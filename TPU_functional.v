==> flow/design.v <==
module TPU_functional (
	reset, clk, out_HL,
	error,
	input1, input2, out
	);
	input wire reset, clk, out_HL;
	output reg error;
	input wire [7:0] input1;
	input wire [7:0] input2;
	output reg [16:0] out;
	reg [33:0] accumulate;
	reg signbit;
	reg [7:0] mantissa;
	reg [5:0] exponent;
	reg [33:0] bitshift_out;
	reg norm1;
	reg norm2;
	always @(*)
	begin
		if (out_HL == 0) begin
			out = accumulate[16:0];
		end
		else if(out_HL == 1) begin
			out = accumulate[33:17];
		end
	end
	always @(posedge clk)
	begin
		if (reset == 1) begin
			accumulate = 0;
			error = 0;
			signbit = 0;
		end
		else
			begin
				if (input1[6:3] != 0) begin
					norm1 = 1;
				end
				else begin
					norm1 = 0;
				end
				if (input2[6:3] != 0) begin
					norm2 = 1;
				end
				else begin
					norm2 = 0;
				end	
				signbit = input1[7] ^ input2[7];  
				exponent = input1[6:3] + input2[6:3];
				mantissa = {norm1, input1[2:0]} * {norm2, input2[2:0]};
				bitshift_out = mantissa << (exponent - norm1 - norm2);
				if (signbit == 1) begin  
					bitshift_out = bitshift_out ^ 34'd17179869183;
					bitshift_out = bitshift_out + 1;
				end
				accumulate = accumulate + bitshift_out;
			end
		end
endmodule
## Step by step through the tools: TPU_functional

The steps from the RTL of TPU_functional to its reports follow in flow order.
Line numbers count from 1 in the design file above.
Operators carry their Yosys type and port widths (W data, S select, Z words).
Cell names lack the library's common part.
Not given: --

- Top: TPU_functional
- Clock port: clk
- Standard-cell library: sky130hd
- Library corner: tt_025C_1v80

## Word-level counts

Source: Yosys, flattened and elaborated, memories not mapped. Widths are those after wreduce; folded enables and synchronous resets count as part of the registers. Registers that Yosys merges into a memory's read port (data or address) are not register bits. Print and check cells do not count. Equal cells are merged and count once.

- Add/sub/neg operators: 5
- Multiply operators: 1
- Shift operators: 1
- Mux-type cells: 7
- Bitwise logic cells: 2
- Reductions and logical operators: 2

Operators with widths:

| kind | count |
|---|---|
| $mux W34 | 2 |
| $add A34 B1 Y34 const B | 1 |
| $add A34 B34 Y34 | 1 |
| $not A34 Y34 | 1 |
| $shl A8 B6 Y34 | 1 |
| $mul A4 B4 Y8 | 1 |
| $mux W17 | 1 |
| $reduce_bool A4 Y1 | 2 |
| $sub A5 B1 Y6 | 1 |
| $sub A6 B1 Y6 | 1 |
| $add A4 B4 Y5 | 1 |
| $mux W1 | 4 |
| $xor A1 B1 Y1 | 1 |

- Flip-flop bits (word level): 34
- Cells after elaboration: 19

## Depth

Yosys ltp: most cells in a row. Word level: on the elaborated netlist, between registers, memories and ports. Mapped: between sequential cells and ports; inverters and the memories' decode and read muxes count.

- Depth after elaboration: 11
- ABC_AREA: 0
- Gate-level depth with buffers: 33
- Mapped depth without buffers: 32

## Mapped cells and area

Source: synth_stat.txt of the flow (Yosys; design flattened, memories mapped). It holds for the ABC_AREA given above (unset counts as 0); a run with the other value may have another netlist.

Cell types:

| type | count | area in all (µm²) |
|---|---|---|
| dfxtp_1 | 34 | 680.653 |
| ha_1 | 54 | 675.648 |
| a21oi_1 | 69 | 345.331 |
| xnor2_1 | 34 | 297.786 |
| nor2_1 | 68 | 255.245 |
| nand2_1 | 56 | 210.202 |
| o21ai_0 | 41 | 205.197 |
| mux2_2 | 17 | 191.434 |
| fa_1 | 8 | 160.154 |
| a21o_1 | 20 | 150.144 |
| xor2_1 | 17 | 148.893 |
| inv_1 | 36 | 135.13 |
| nand3_1 | 17 | 85.082 |
| nor3_1 | 17 | 85.082 |
| nor2b_1 | 13 | 81.328 |
| a211oi_1 | 9 | 67.565 |
| o21bai_1 | 9 | 67.565 |
| and2_1 | 10 | 62.56 |

Not listed: further types 65, cells in them 167.

- Mapped cells: 696
- Chip area (Yosys): 5228.8 µm²
- Area of sequential cells: 680.7 µm²
- Mapped flip-flops: 34

## Timing after synthesis

Path of least setup slack by OpenSTA after synthesis, without wires, with an ideal clock, recovery checks aside; 20% of the period is set as input and as output delay. Where synthesis merged equal registers, the netlist keeps one of their names.

- Path type: input to register
- Start point: in input1[4]
- End point: reg accumulate[33]
- Period: 9.19 ns
- Library setup time: 0.134 ns
- Time at the first pin: 1.838 ns
- Arrival: 8.944 ns
- Required time: 9.056 ns
- Setup slack: 0.112 ns
- Path delay: 7.240 ns
- Driving pins on the path: 28
- Period reached after synthesis: 9.078 ns

"path delay" is the arrival time less input delay plus setup time.
"driving pins on the path": output pins that drive a net of the path, with the launching flip-flop's if there is one; two outputs of one cell count as two.
"period reached after synthesis" is the clock period less the worst setup slack; recovery checks do not enter. This is arithmetic on one report: input and output delays are still those of the set period (20% each).
Between the ends stands the longest chain of elaborated cells between them, by number of cells; it is not shown to be the way that was timed. Of several equally long chains one is given.
A line is the first line of the expression or statement that the cell stems from. Yosys adds cells for indexed reads and writes and turns some case tables into memories.

- Cell sequence: nor4_1 fa_1 inv_1 fa_1 inv_1 ha_1 fa_1 nand2b_1 a211oi_1 a2111oi_2 and2_4 a221o_4 nor4_4 a31oi_4 or4b_1 clkbuf_1 o31ai_1 a21oi_1 o21ai_1 ha_1 a21o_1 a21oi_1 nand2b_1 or3_1 o21ai_0 o21ai_0 and3_1 or4_1
- Cells in the longest elaborated chain: 11
- Elaborated cells on any way between the ends: 13
- RTL lines with such cells: 8

Ends and longest elaborated chain, after synthesis:

| item | RTL line | text |
|---|---|---|
| from (decl) | 8 | `input wire [7:0] input1;` |
| $reduce_bool A4 Y1 | 36 | `if (input1[6:3] != 0) begin` |
| $mux W1 | 36 |  |
| $mux W1 | 29 | `if (reset == 1) begin` |
| $sub A5 B1 Y6 | 51 | `bitshift_out = mantissa << (exponent - norm1 - norm2);` |
| $sub A6 B1 Y6 | 51 |  |
| $shl A8 B6 Y34 | 51 |  |
| $not A34 Y34 | -- |  |
| $add A34 B1 Y34 | 54 | `bitshift_out = bitshift_out + 1;` |
| $mux W34 | 52 | `if (signbit == 1) begin` |
| $mux W34 | 29 |  |
| $add A34 B34 Y34 | 56 | `accumulate = accumulate + bitshift_out;` |
| to (assign) | 30 | `accumulate = 0;` |
| to (assign) | 56 |  |
| to (decl) | 11 | `reg [33:0] accumulate;` |

## Worst path after layout

Path of least setup slack in the final report of flow run A (OpenROAD, finished layout, wires in). Where an end is a register, its clock arrival counts in the times.

- Path type: input to register
- Start point: in input1[4]
- End point: reg accumulate[33]
- Period: 8.37 ns
- Library setup time: 0.13 ns
- Time at the first pin: 1.67 ns
- Arrival: 8.27 ns
- Required time: 8.53 ns
- Setup slack: 0.26 ns
- Driving pins on the path: 35

Between the ends stands the longest chain of elaborated cells between them, by number of cells; it is not shown to be the way that was timed. Of several equally long chains one is given.

- Cell sequence: buf_8 nor4_4 fa_1 inv_1 fa_1 inv_2 ha_4 fa_2 buf_6 buf_6 buf_8 buf_6 buf_6 a22oi_2 buf_6 o21ai_4 buf_6 o31ai_4 a31oi_4 or4b_4 o31ai_4 a21oi_2 o21ai_2 ha_1 a21o_1 a21oi_2 buf_4 buf_6 buf_6 nand2_2 a21o_1 nand3_2 o21ai_2 and3_1 or4_1
- Cells in the longest elaborated chain: 11
- Elaborated cells on any way between the ends: 13
- RTL lines with such cells: 8

Ends and longest elaborated chain, post-layout:

| item | RTL line | text |
|---|---|---|
| from (decl) | 8 | `input wire [7:0] input1;` |
| $reduce_bool A4 Y1 | 36 | `if (input1[6:3] != 0) begin` |
| $mux W1 | 36 |  |
| $mux W1 | 29 | `if (reset == 1) begin` |
| $sub A5 B1 Y6 | 51 | `bitshift_out = mantissa << (exponent - norm1 - norm2);` |
| $sub A6 B1 Y6 | 51 |  |
| $shl A8 B6 Y34 | 51 |  |
| $not A34 Y34 | -- |  |
| $add A34 B1 Y34 | 54 | `bitshift_out = bitshift_out + 1;` |
| $mux W34 | 52 | `if (signbit == 1) begin` |
| $mux W34 | 29 |  |
| $add A34 B34 Y34 | 56 | `accumulate = accumulate + bitshift_out;` |
| to (assign) | 30 | `accumulate = 0;` |
| to (assign) | 56 |  |
| to (decl) | 11 | `reg [33:0] accumulate;` |

## Implementation results

Measured results for TPU_functional: 2 stored runs of the Yosys and OpenROAD flow on sky130hd. The settings differ; the order carries no meaning. The constraints put input and output delay at 20% of the set period each and load the outputs with 0.01 pF.
"clock period reached" means the clock period less the worst setup slack. The figure is calculated, with input and output delays left at 20% of the set period.
"allowed time less slack (worst setup path)" = time allowed to the worst setup path (clock period - input delay - output delay, where it has them) - its slack; a late launch clock adds to it, a late capture clock takes from it.
"overall power" rests on the timing tool's default activity at the inputs, not on a simulated workload.

### Flow run A

Settings: `period_ns=8.37`, `CORE_UTILIZATION=32`, `SETUP_SLACK_MARGIN=1.3`, `CORE_MARGIN=7`, `CELL_PAD_IN_SITES_GLOBAL_PLACEMENT=2`, `TNS_END_PERCENT=100`, `CTS_CLUSTER_DIAMETER=233`, `CAP_MARGIN=5`, `SLEW_MARGIN=20`, `MIN_ROUTING_LAYER=met1`

- Allowed time less slack (worst setup path): 6.44 ns
- Class of the worst setup path: input to register
- Worst hold slack: 0.695 ns
- Std-cell area (final layout): 9013.6 µm²
- Utilization: 56.5%
- Post-route setup TNS: 0.000 ns
- Overall die area: 20114.3 µm²
- Worst setup slack after layout: 0.258 ns
- Area of the synthesized netlist: 5228.8 µm²
- Overall power: 3426 µW
- Clock period reached: 8.112 ns

### Flow run B

Settings: `period_ns=10.7`, `CORE_UTILIZATION=26`, `CAP_MARGIN=20`, `CORE_MARGIN=2`, `SLEW_MARGIN=20`

- Allowed time less slack (worst setup path): 7.80 ns
- Class of the worst setup path: input to register
- Worst hold slack: 0.627 ns
- Std-cell area (final layout): 6037.0 µm²
- Utilization: 30.8%
- Post-route setup TNS: 0.000 ns
- Overall die area: 21260.6 µm²
- Worst setup slack after layout: 0.760 ns
- Area of the synthesized netlist: 5228.8 µm²
- Overall power: 1621 µW
- Clock period reached: 9.940 ns
